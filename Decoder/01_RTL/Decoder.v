==> flow/design.v <==
module Decoder
#(
    parameter NUM_MACRO = 1,
    parameter OUT_CH = 64,
    parameter MAX_NUM_FILTER = 1
)
(
	clk,
	rst_n,
    in_valid,
    WHICH_FILTER,
    out_valid,
    demux
);
integer i,j,k;
genvar gen_idx;
localparam BIT_OUT_CH = $clog2(OUT_CH);
parameter STATE_IDLE = 2'd0;
parameter STATE_SEL = 2'd1;
parameter STATE_DISTRIBUTE = 2'd2;
parameter STATE_ADD = 2'd3;
reg [1:0] cur_state, next_state;
reg [BIT_OUT_CH-1:0]        which_filter    [0:NUM_MACRO-1][0:MAX_NUM_FILTER-1];
reg [OUT_CH-1:0]            demux_reg                                   [0:NUM_MACRO-1][0:MAX_NUM_FILTER-1];
reg [MAX_NUM_FILTER-1:0]      sel_filter_choose_Shift_and_Add         [0:NUM_MACRO-1][0:OUT_CH-1];
reg [MAX_NUM_FILTER-1:0]      sel_filter_choose_Shift_and_Add_next    [0:NUM_MACRO-1][0:OUT_CH-1];
input clk, in_valid, rst_n;
input [NUM_MACRO * MAX_NUM_FILTER * BIT_OUT_CH-1 : 0] WHICH_FILTER;
output reg out_valid;
output reg [NUM_MACRO*MAX_NUM_FILTER*OUT_CH-1:0]            demux        ;
always@(posedge clk or negedge rst_n)begin
    if(!rst_n)begin
        cur_state <= STATE_IDLE;
    end
    else begin
        cur_state <= next_state;
    end
end
always@*begin
    next_state = cur_state;
    case(cur_state)
    STATE_IDLE:begin
        if(in_valid)begin
            next_state = STATE_SEL;
        end
    end
    STATE_SEL:begin
        next_state = STATE_IDLE;
    end
    endcase
end
always@(posedge clk or negedge rst_n)begin
    if(!rst_n)begin
        for(i=0;i<NUM_MACRO;i=i+1)begin
            for(j=0;j<MAX_NUM_FILTER;j=j+1)begin
                which_filter[i][j]  <= 0;
            end
        end
    end
    else if (in_valid) begin
        for(i=0;i<NUM_MACRO;i=i+1)begin
            for(j=0;j<MAX_NUM_FILTER;j=j+1)begin
                which_filter[i][j]  <= WHICH_FILTER[
                                        (i*MAX_NUM_FILTER*BIT_OUT_CH 
                                        +j*BIT_OUT_CH)
                                        +:
                                        BIT_OUT_CH];
            end
        end
    end
end
always @(*) begin
    for(i=0;i<NUM_MACRO;i=i+1)begin
        for(k=0;k<MAX_NUM_FILTER;k=k+1)begin
            for(j=0;j<OUT_CH;j=j+1)begin
                demux_reg[i][k][j] = (which_filter[i][k]==j) ? 1'b1 : 1'b0;
            end
        end
    end
end
always@(posedge clk or negedge rst_n)begin
    if(!rst_n)begin
        out_valid <=0;
        demux<=0;
    end
    else if(cur_state==STATE_SEL)begin
        out_valid <= 1;
        for(i=0;i<NUM_MACRO;i=i+1)begin
            for(k=0;k<MAX_NUM_FILTER;k=k+1)begin
                demux[i*MAX_NUM_FILTER*OUT_CH + k*OUT_CH +: OUT_CH] <=demux_reg[i][k];
            end
        end
    end
    else begin
        out_valid <= 0;
        demux<=0;
    end
end
endmodule
### Step by step through the tools: Decoder

The steps from the RTL of Decoder to its reports follow in flow order.
Lines are those of the file above, counted from 1.
Operators carry their Yosys type and port widths (W data, S select, Z words).
Library cell names are shortened.
The mark -- stands for no value.

| design | value |
|---|---|
| top | Decoder |
| clock input | clk |
| library | sky130hd |
| library corner | tt_025C_1v80 |

### Word level

Source: Yosys, flattened and elaborated. Widths are those after wreduce. Registers that Yosys merges into a memory's read port (data or address) are not register bits. Print and check cells do not count. Equal cells are merged and count once.

| bit counts | value |
|---|---|
| register bits | 73 |
| latch bits | 0 |
| bits in writable memories | 0 |
| bits in read-only memories | 0 |
| word width x clocked read ports | 0 |
| memory cells | 0 |
| bits of input ports | 9 |
| output and inout bits | 65 |
| word-level cells | 141 |

| operators by class | value |
|---|---|
| $add $sub $neg | 0 |
| $mul | 0 |
| div/mod/pow operators | 0 |
| $lt $le $gt $ge | 0 |
| equality and inequality tests | 65 |
| shift operators | 0 |
| mux-type cells | 68 |
| bitwise gates (word level) | 0 |
| reductions and logical operators | 4 |

Operators by type and width:

| kind | count |
|---|---|
| $eq A6 B6 Y1 const B | 32 |
| $eq A6 B5 Y1 const B | 16 |
| $mux W1 | 65 |
| $mux W64 | 1 |
| $eq A6 B4 Y1 const B | 8 |
| $eq A6 B3 Y1 const B | 4 |
| $eq A6 B2 Y1 const B | 2 |
| $eq A6 B1 Y1 const B | 1 |
| $logic_not A6 Y1 | 1 |
| $pmux W2 S2 | 1 |
| $eq A2 B1 Y1 const B | 1 |
| $ne A2 B2 Y1 const B | 1 |
| $logic_not A2 Y1 | 1 |
| $reduce_and A2 Y1 | 1 |
| $reduce_bool A2 Y1 | 1 |
| $mux W2 | 1 |

### Depth

Depth = most cells in a row (Yosys ltp): at word level without a register or memory, in the mapped netlist without a sequential cell, where the memories' decode and read muxes count.

| depth | value |
|---|---|
| depth in word-level cells | 3 |
| ABC_AREA | 0 |
| mapped depth | 4 |

### Netlist

The flow's flattened synthesis, as Yosys stat reports it; memories are mapped. The netlist is that of the ABC_AREA named above (0 if unset); the other value can give another one.
Totals and module areas in this step are rounded.

| synthesis totals | value |
|---|---|
| mapped cells | 175 |
| cell area after synthesis | 2400 µm² |
| flip-flop cells | 73 |

Cell types:

| type | count | total area (µm²) |
|---|---|---|
| dfrtp_1 | 72 | 1.8E+03 |
| nor2_1 | 64 | 240.23 |
| mux2_2 | 6 | 67.565 |
| nand4bb_1 | 6 | 67.565 |
| or4b_1 | 4 | 40.038 |
| nand4b_1 | 4 | 35.034 |
| clkbuf_1 | 9 | 33.782 |
| dfstp_2 | 1 | 26.275 |
| nand3b_1 | 2 | 15.014 |
| or3b_1 | 1 | 8.758 |
| or4_1 | 1 | 7.507 |
| and2_1 | 1 | 6.256 |
| nand2b_1 | 1 | 6.256 |
| nand4_1 | 1 | 6.256 |
| buf_2 | 1 | 5.005 |
| nand3_1 | 1 | 5.005 |

### Worst setup path after synthesis

Path of least setup slack by OpenSTA after synthesis, without wires, with an ideal clock, recovery checks aside; 20% of the period is set as input and as output delay. Where synthesis merged equal registers, the netlist keeps one of their names.

| timing path after synthesis | value |
|---|---|
| kind | reg-to-reg |
| start | register which_filter |
| end | register demux[32] |
| clock period | 1.46 ns |
| arrival | 1.225 ns |
| path slack | 0.161 ns |
| path delay | 1.299 ns |
| stages | 4 |
| synthesis period reached | 1.299 ns |

"path delay" is the arrival time less input delay plus setup time.
"stages": output pins that drive a net of the path, with the launching flip-flop's if there is one; two outputs of one cell count as two.
"synthesis period reached" = period - worst setup slack (recovery checks aside). The figure is calculated, with input and output delays left at 20% of the set period.
An end named without its bit number is one bit of that signal or, where synthesis recoded a state register, one of its new flip-flops.
The rows between start and end are the longest chain of elaborated cells between them; the timing report does not say that the signal goes this way. Where chains are equally long, one stands for them.
A line is the first line of the expression or statement that the cell stems from. Yosys adds cells for indexed reads and writes and turns some case tables into memories.
A register here has more assigning lines than the two given.

| between the ends, after synthesis | value |
|---|---|
| cells stage by stage | dfrtp_1 > clkbuf_1 > or4_1 > nor2_1 |
| length of the longest elaborated chain | 3 |

Ends and longest elaborated chain, after synthesis:

| what | RTL line | source |
|---|---|---|
| start: declaration | 23 | `reg [BIT_OUT_CH-1:0]        which_filter    [0:NUM_MACRO-1][0:MAX_NUM_FILTER-1];` |
| start: assignment | 56 | `which_filter[i][j]  <= 0;` |
| start: assignment | 63 | `which_filter[i][j]  <= WHICH_FILTER[` |
| $eq A6 B6 Y1 | 76 | `demux_reg[i][k][j] = (which_filter[i][k]==j) ? 1'b1 : 1'b0;` |
| $mux W1 | 76 |  |
| $mux W64 | 86 | `else if(cur_state==STATE_SEL)begin` |
| end: assignment | 84 | `demux<=0;` |
| end: assignment | 90 | `demux[i*MAX_NUM_FILTER*OUT_CH + k*OUT_CH +: OUT_CH] <=demux_reg[i][k];` |
| end: declaration | 30 | `output reg [NUM_MACRO*MAX_NUM_FILTER*OUT_CH-1:0]            demux        ;` |

### Timing after layout

Path of least setup slack in the final report of run 1 (OpenROAD, finished layout, wires in). Where an end is a register, its clock arrival counts in the times.

| timing path post-layout | value |
|---|---|
| kind | reg-to-reg |
| start | register which_filter |
| end | register demux[24] |
| clock period | 0.959 ns |
| arrival | 1.50 ns |
| path slack | -0.27 ns |
| stages | 3 |

An end named without its bit number is one bit of that signal or, where synthesis recoded a state register, one of its new flip-flops.
The rows between start and end are the longest chain of elaborated cells between them; the timing report does not say that the signal goes this way. Where chains are equally long, one stands for them.
A register here has more assigning lines than the two given.

| between the ends, post-layout | value |
|---|---|
| cells stage by stage | dfrtp_2 > or4b_4 > nor2_1 |
| length of the longest elaborated chain | 3 |

Ends and longest elaborated chain, post-layout:

| what | RTL line | source |
|---|---|---|
| start: declaration | 23 | `reg [BIT_OUT_CH-1:0]        which_filter    [0:NUM_MACRO-1][0:MAX_NUM_FILTER-1];` |
| start: assignment | 56 | `which_filter[i][j]  <= 0;` |
| start: assignment | 63 | `which_filter[i][j]  <= WHICH_FILTER[` |
| $eq A6 B5 Y1 | 76 | `demux_reg[i][k][j] = (which_filter[i][k]==j) ? 1'b1 : 1'b0;` |
| $mux W1 | 76 |  |
| $mux W64 | 86 | `else if(cur_state==STATE_SEL)begin` |
| end: assignment | 84 | `demux<=0;` |
| end: assignment | 90 | `demux[i*MAX_NUM_FILTER*OUT_CH + k*OUT_CH +: OUT_CH] <=demux_reg[i][k];` |
| end: declaration | 30 | `output reg [NUM_MACRO*MAX_NUM_FILTER*OUT_CH-1:0]            demux        ;` |

## Implementation results

Top module Decoder; platform sky130hd; tools Yosys and OpenROAD; 2 stored runs in no particular order. Input and output delays are each 20% of the period that was set; the output load is 0.01 pF.
"reached clock period" means the clock period less the worst setup slack. The figure is calculated, with input and output delays left at 20% of the set period.
By "time of the worst setup path" is meant the share of the clock period that the worst setup path is allowed (20% is reserved at inputs, 20% at outputs), minus its slack. Clock arrival times at its registers enter into it.
"power consumption" is the tool's figure for a default switching activity; nothing was simulated.
Measured values are rounded.
Among the settings, . means not set for that run.

| run | period_ns | CAP_MARGIN | CORE_MARGIN | CORE_UTILIZATION | SLEW_MARGIN | SETUP_SLACK_MARGIN | PLACE_DENSITY | HOLD_SLACK_MARGIN | CORE_ASPECT_RATIO | CELL_PAD_IN_SITES_GLOBAL_PLACEMENT | TNS_END_PERCENT | MIN_ROUTING_LAYER | MAX_ROUTING_LAYER | post-synthesis cell area (µm²) | time of the worst setup path (ns) | type of the worst setup path | worst slack on setup checks (ns) | post-layout utilization (%) | standard-cell area after routing (µm²) | power consumption (mW) | total negative slack (ns) | die outline area (µm²) | reached clock period (ns) |
|---|---|---|---|---|---|---|---|---|---|---|---|---|---|---|---|---|---|---|---|---|---|---|---|
| run 1 | 0.959 | 20 | 2 | 40 | 20 | . | . | . | . | . | . | . | . | 2400 | 1.23 | reg-to-reg | -0.27 | 63 | 3600 | 6.3 | -18 | 6600 | 1.230 |
| run 2 | 2.52 | 20 | 2 | 15 | 30 | 0.07 | 0.66 | 0.04 | 0.75 | 0 | 40 | met1 | met4 | 2400 | 1.23 | reg-to-output | 0.78 | 23 | 3600 | 2.5 | 0.000 | 17000 | 1.736 |
