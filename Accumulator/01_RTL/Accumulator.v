==> flow/design.v <==
module Accumulator
#(
    parameter IFM_BIT = 8,
    parameter W_BIT = 8,
    parameter K=3,
    parameter IN_CH=512
)
(
	clk,
	rst_n,
    in_valid,
    PE,
    out_valid,
    Accumulator
);
integer i,idx_out_ch;
localparam BIT_PE           = IFM_BIT + W_BIT + $clog2(K*IN_CH);
localparam BIT_ACCUMULATOR  = IFM_BIT + W_BIT + $clog2(K*K*IN_CH);
reg [BIT_PE-1:0] pe[0:K-1];
reg [BIT_ACCUMULATOR-1:0] tmp_accumu;
parameter STATE_IDLE = 1'd0;
parameter STATE_CALCULATE = 1'd1;
reg cur_state, next_state;
input clk, in_valid, rst_n;
input [K*BIT_PE-1 : 0] PE;
output reg out_valid;
output reg [BIT_ACCUMULATOR-1:0] Accumulator;
always@(posedge clk or negedge rst_n)begin
    if(!rst_n)begin
        cur_state <= STATE_IDLE;
    end
    else begin
        cur_state <= next_state;
    end
end
always@*begin
    next_state = cur_state;
    case(cur_state)
    STATE_IDLE:begin
        next_state = STATE_IDLE;
        if(in_valid)begin
            next_state = STATE_CALCULATE;
        end
    end
    STATE_CALCULATE:begin
        next_state = STATE_IDLE;
        if(in_valid)begin
            next_state = STATE_CALCULATE;
        end
    end
    endcase
end
always@(posedge clk or negedge rst_n)begin
    if(!rst_n)begin
        for(i=0;i<K;i=i+1)begin
            pe[i] <= 0;
        end
    end
    else if(in_valid)begin
        for(i=0;i<K;i=i+1)begin
            pe[i] <= PE[i*BIT_PE +: BIT_PE];
        end
    end
end
always @(*) begin
    tmp_accumu = 0;
    for(i=0;i<K;i=i+1)begin
        tmp_accumu = tmp_accumu + pe[i];  
    end
end
always@(posedge clk or negedge rst_n)begin
    if(!rst_n)begin
        out_valid <=0;
        Accumulator <= 0;
    end
    else if(cur_state==STATE_CALCULATE)begin
        out_valid <= 1;
        Accumulator <= tmp_accumu;
    end
    else begin
        out_valid <= 0;
        Accumulator <= 0;
    end
end
endmodule
Reports on Accumulator
The steps from the RTL of Accumulator to its reports follow in flow order.
Line numbers count from 1 in the design file above.
Operators carry their Yosys type and port widths (W data, S select, Z words).
Library cell names are shortened.
Not given: --

set-up
  design top = Accumulator
  clock = clk
  cell library = sky130hd
  library corner = tt_025C_1v80

Word level
Yosys after proc, flatten, opt, wreduce and memory -nomap, before mapping. Enables and synchronous resets that opt folds into registers are not counted as muxes. Print and check cells are not counted. Equal cells are merged and count once.

bit counts
  cells after elaboration = 11
  input port bits = 84
  register bits = 112
  output and inout port bits = 30

cells by class
  $add $sub $neg = 2
  muxes and demuxes = 3

operators with widths
  cell              number
  $add A28 B27 Y29  1
  $mux W29          1
  $add A27 B27 Y28  1
  $mux W1           2

Logic depth
Longest topological path by Yosys (ltp), each cell counted once; first at word level (registers and memories cut), then after technology mapping (sequential cells cut; the memories' decode and read muxes count).

logic depth
  depth in word-level cells = 3
  ABC_AREA = 0
  gate-level depth with buffers = 12
  gate-level depth less buffers = 12

Mapped cells and area
Yosys stat after the flow's synthesis: flattened, memories mapped to cells. It holds for the ABC_AREA given above (unset counts as 0); a run with the other value may have another netlist.

synthesis totals
  standard cells after synthesis = 459
  chip area (Yosys) = 0.0058406 mm2
  buffers = 19
  mapped flip-flops = 112
  sequential part of the area = 0.0028027 mm2

cell types
  cell      number  total area (um2)
  dfrtp_1   112     2.8E+03
  mux2_2    78      878.342
  fa_1      28      560.538
  ha_1      26      325.312
  and2_1    21      131.376
  xor2_1    14      122.618
  a21oi_1   23      115.11
  nand2_1   26      97.594
  a21o_1    12      90.086
  o21ai_0   15      75.072
  clkbuf_1  19      71.318
  xnor2_1   6       52.55
  inv_1     12      45.043
  nand4_1   7       43.792
  a31oi_1   6       37.536
  a41oi_1   4       35.034
  nor2_1    9       33.782
  a221oi_2  2       30.029

Other cell types: 27; their cells: 39.

Path before layout
Path of least setup slack by OpenSTA after synthesis, without wires, with an ideal clock, recovery checks aside; 20% of the period is set as input and as output delay. Where synthesis merged equal registers, the netlist keeps one of their names.

timing path post-synthesis
  path kind = register to register
  start = register pe[0][1]
  end = register Accumulator[21]
  path buffers = 0
  period = 2.94 ns
  setup time = 0.122 ns
  stages on the path = 13
  data required time = 2.818 ns
  arrival time = 2.999 ns
  launch time at the first pin = 0.000 ns
  path delay = 3.121 ns
  path slack = -0.181 ns
  synthesis period reached = 3.121 ns

"path delay" is the arrival time less input delay plus setup time.
"stages on the path": output pins that drive a net of the path, with the launching flip-flop's if there is one; two outputs of one cell count as two.
"synthesis period reached" is the clock period less the worst setup slack; recovery checks do not enter. This is arithmetic on one report: input and output delays are still those of the set period (20% each).
The rows between start and end are the longest chain of elaborated cells between them; the timing report does not say that the signal goes this way. Where chains are equally long, one stands for them.
A line is the first line of the expression or statement that the cell stems from. Yosys adds cells for indexed reads and writes and turns some case tables into memories.
At most two assigning lines are given for a register; there are more.

on the way, post-synthesis
  path through = dfrtp_1 > inv_1 > fa_1 > inv_1 > ha_1 > fa_1 > a21o_1 > a221oi_2 > o21ai_2 > a221o_1 > a311oi_1 > xor2_1 > nor2_1
  length of the longest elaborated chain = 3
  elaborated cells between the ends (all ways) = 3
  source lines of those cells = 2
  those cells by class = add/sub (2); mux (1)

RTL lines, path post-synthesis
  element           RTL line  source
  start, declared   19        reg [BIT_PE-1:0] pe[0:K-1];
  start, assigned   56        pe[i] <= 0;
  start, assigned   61        pe[i] <= PE[i*BIT_PE +: BIT_PE];
  $add A27 B27 Y28  68        tmp_accumu = tmp_accumu + pe[i];
  $add A28 B27 Y29  68
  $mux W29          76        else if(cur_state==STATE_CALCULATE)begin
  end, assigned     74        Accumulator <= 0;
  end, assigned     78        Accumulator <= tmp_accumu;
  end, declared     27        output reg [BIT_ACCUMULATOR-1:0] Accumulator;

Path in the finished layout
Path of least setup slack in the final report of run 1 (OpenROAD, finished layout, wires in). Where an end is a register, its clock arrival counts in the times.

timing path post-layout
  path kind = register to register
  start = register pe[0][1]
  end = register Accumulator[21]
  launch time at the first pin = 0.37 ns
  stages on the path = 13
  path buffers = 0
  path slack = 2.52 ns
  setup time = 0.10 ns
  data required time = 6.33 ns
  period = 6.05 ns
  arrival time = 3.81 ns

The rows between start and end are the longest chain of elaborated cells between them; the timing report does not say that the signal goes this way. Where chains are equally long, one stands for them.
At most two assigning lines are given for a register; there are more.

on the way, post-layout
  path through = dfrtp_1 > inv_1 > fa_1 > inv_1 > ha_1 > fa_1 > a21o_1 > a221oi_2 > o21ai_2 > a221o_1 > a311oi_1 > xor2_1 > nor2_1
  length of the longest elaborated chain = 3
  elaborated cells between the ends (all ways) = 3
  source lines of those cells = 2
  those cells by class = add/sub (2); mux (1)

RTL lines, path post-layout
  element           RTL line  source
  start, declared   19        reg [BIT_PE-1:0] pe[0:K-1];
  start, assigned   56        pe[i] <= 0;
  start, assigned   61        pe[i] <= PE[i*BIT_PE +: BIT_PE];
  $add A27 B27 Y28  68        tmp_accumu = tmp_accumu + pe[i];
  $add A28 B27 Y29  68
  $mux W29          76        else if(cur_state==STATE_CALCULATE)begin
  end, assigned     74        Accumulator <= 0;
  end, assigned     78        Accumulator <= tmp_accumu;
  end, declared     27        output reg [BIT_ACCUMULATOR-1:0] Accumulator;

Lab notebook: Accumulator

Top module Accumulator; platform sky130hd; tools Yosys and OpenROAD; 2 stored runs in no particular order. Input and output delays are each 20% of the period that was set; the output load is 0.01 pF.
By "achieved clock period" is meant the clock period of the run minus its worst setup slack. This is arithmetic on one report: input and output delays are still those of the set period (20% each).
By "worst setup path time" is meant the share of the clock period that the worst setup path is allowed (20% is reserved at inputs, 20% at outputs), minus its slack. Clock arrival times at its registers enter into it.
"power": no workload was simulated; the value follows from the tool's default switching activity.

Run 1
==> flow/run.sh <==
#!/bin/bash
# the make line also repeats the synthesis and layout settings of config.mk as NAME=value (left out here)
make -C /OpenROAD-flow-scripts/flow DESIGN_CONFIG=/design/flow/config.mk WORK_HOME=/design/flow/orfs CLKGATE_MAP_FILE= finish
==> flow/config.mk <==
export PLATFORM = sky130hd
export DESIGN_NAME = Accumulator
export DESIGN_NICKNAME = Accumulator
export VERILOG_FILES = /design/flow/design.v
export SDC_FILE = /design/flow/constraint.sdc
export NUM_CORES = 4
export LEC_CHECK = 0
export CAP_MARGIN = 20
export CORE_MARGIN = 7
export CORE_UTILIZATION = 62
export CTS_CLUSTER_DIAMETER = 208
export MIN_ROUTING_LAYER = met2
export PLACE_DENSITY_LB_ADDON = 0.19
export SLEW_MARGIN = 20
export TNS_END_PERCENT = 55
==> flow/constraint.sdc <==
create_clock -name core_clock -period 6.05 [get_ports {clk}]
set_input_delay 1.2100 -clock core_clock [delete_from_list [all_inputs] [get_ports {clk}]]
set_output_delay 1.2100 -clock core_clock [all_outputs]
set_load 0.01 [all_outputs]

==> results of run 1 <==
chip area after synthesis (Yosys): 0.0058406 mm2
die area: 0.0123343 mm2
standard-cell area of the final layout: 0.0072557 mm2
utilization: 0.789
worst setup slack after layout: 2.519 ns
total negative slack: 0.000 ns
power: 2.579 mW
achieved clock period: 3.531 ns
worst setup path time: 3.53 ns
worst setup path kind: register to register

Run 2
==> flow/run.sh <==
#!/bin/bash
# the make line also repeats the synthesis and layout settings of config.mk as NAME=value (left out here)
make -C /OpenROAD-flow-scripts/flow DESIGN_CONFIG=/design/flow/config.mk WORK_HOME=/design/flow/orfs CLKGATE_MAP_FILE= finish
==> flow/config.mk <==
export PLATFORM = sky130hd
export DESIGN_NAME = Accumulator
export DESIGN_NICKNAME = Accumulator
export VERILOG_FILES = /design/flow/design.v
export SDC_FILE = /design/flow/constraint.sdc
export NUM_CORES = 4
export LEC_CHECK = 0
export CAP_MARGIN = 25
export CORE_MARGIN = 2
export CORE_UTILIZATION = 37
export CTS_CLUSTER_SIZE = 71
export GPL_ROUTABILITY_DRIVEN = 0
export MAX_ROUTING_LAYER = met4
export PLACE_DENSITY = 0.75
export SETUP_SLACK_MARGIN = 0.23
export SLEW_MARGIN = 20
==> flow/constraint.sdc <==
create_clock -name core_clock -period 2.08 [get_ports {clk}]
set_input_delay 0.4160 -clock core_clock [delete_from_list [all_inputs] [get_ports {clk}]]
set_output_delay 0.4160 -clock core_clock [all_outputs]
set_load 0.01 [all_outputs]

==> results of run 2 <==
chip area after synthesis (Yosys): 0.0058406 mm2
die area: 0.0168065 mm2
standard-cell area of the final layout: 0.008383 mm2
utilization: 0.547
worst setup slack after layout: -1.134 ns
total negative slack: -17.266 ns
power: 9.118 mW
achieved clock period: 3.214 ns
worst setup path time: 3.21 ns
worst setup path kind: register to register
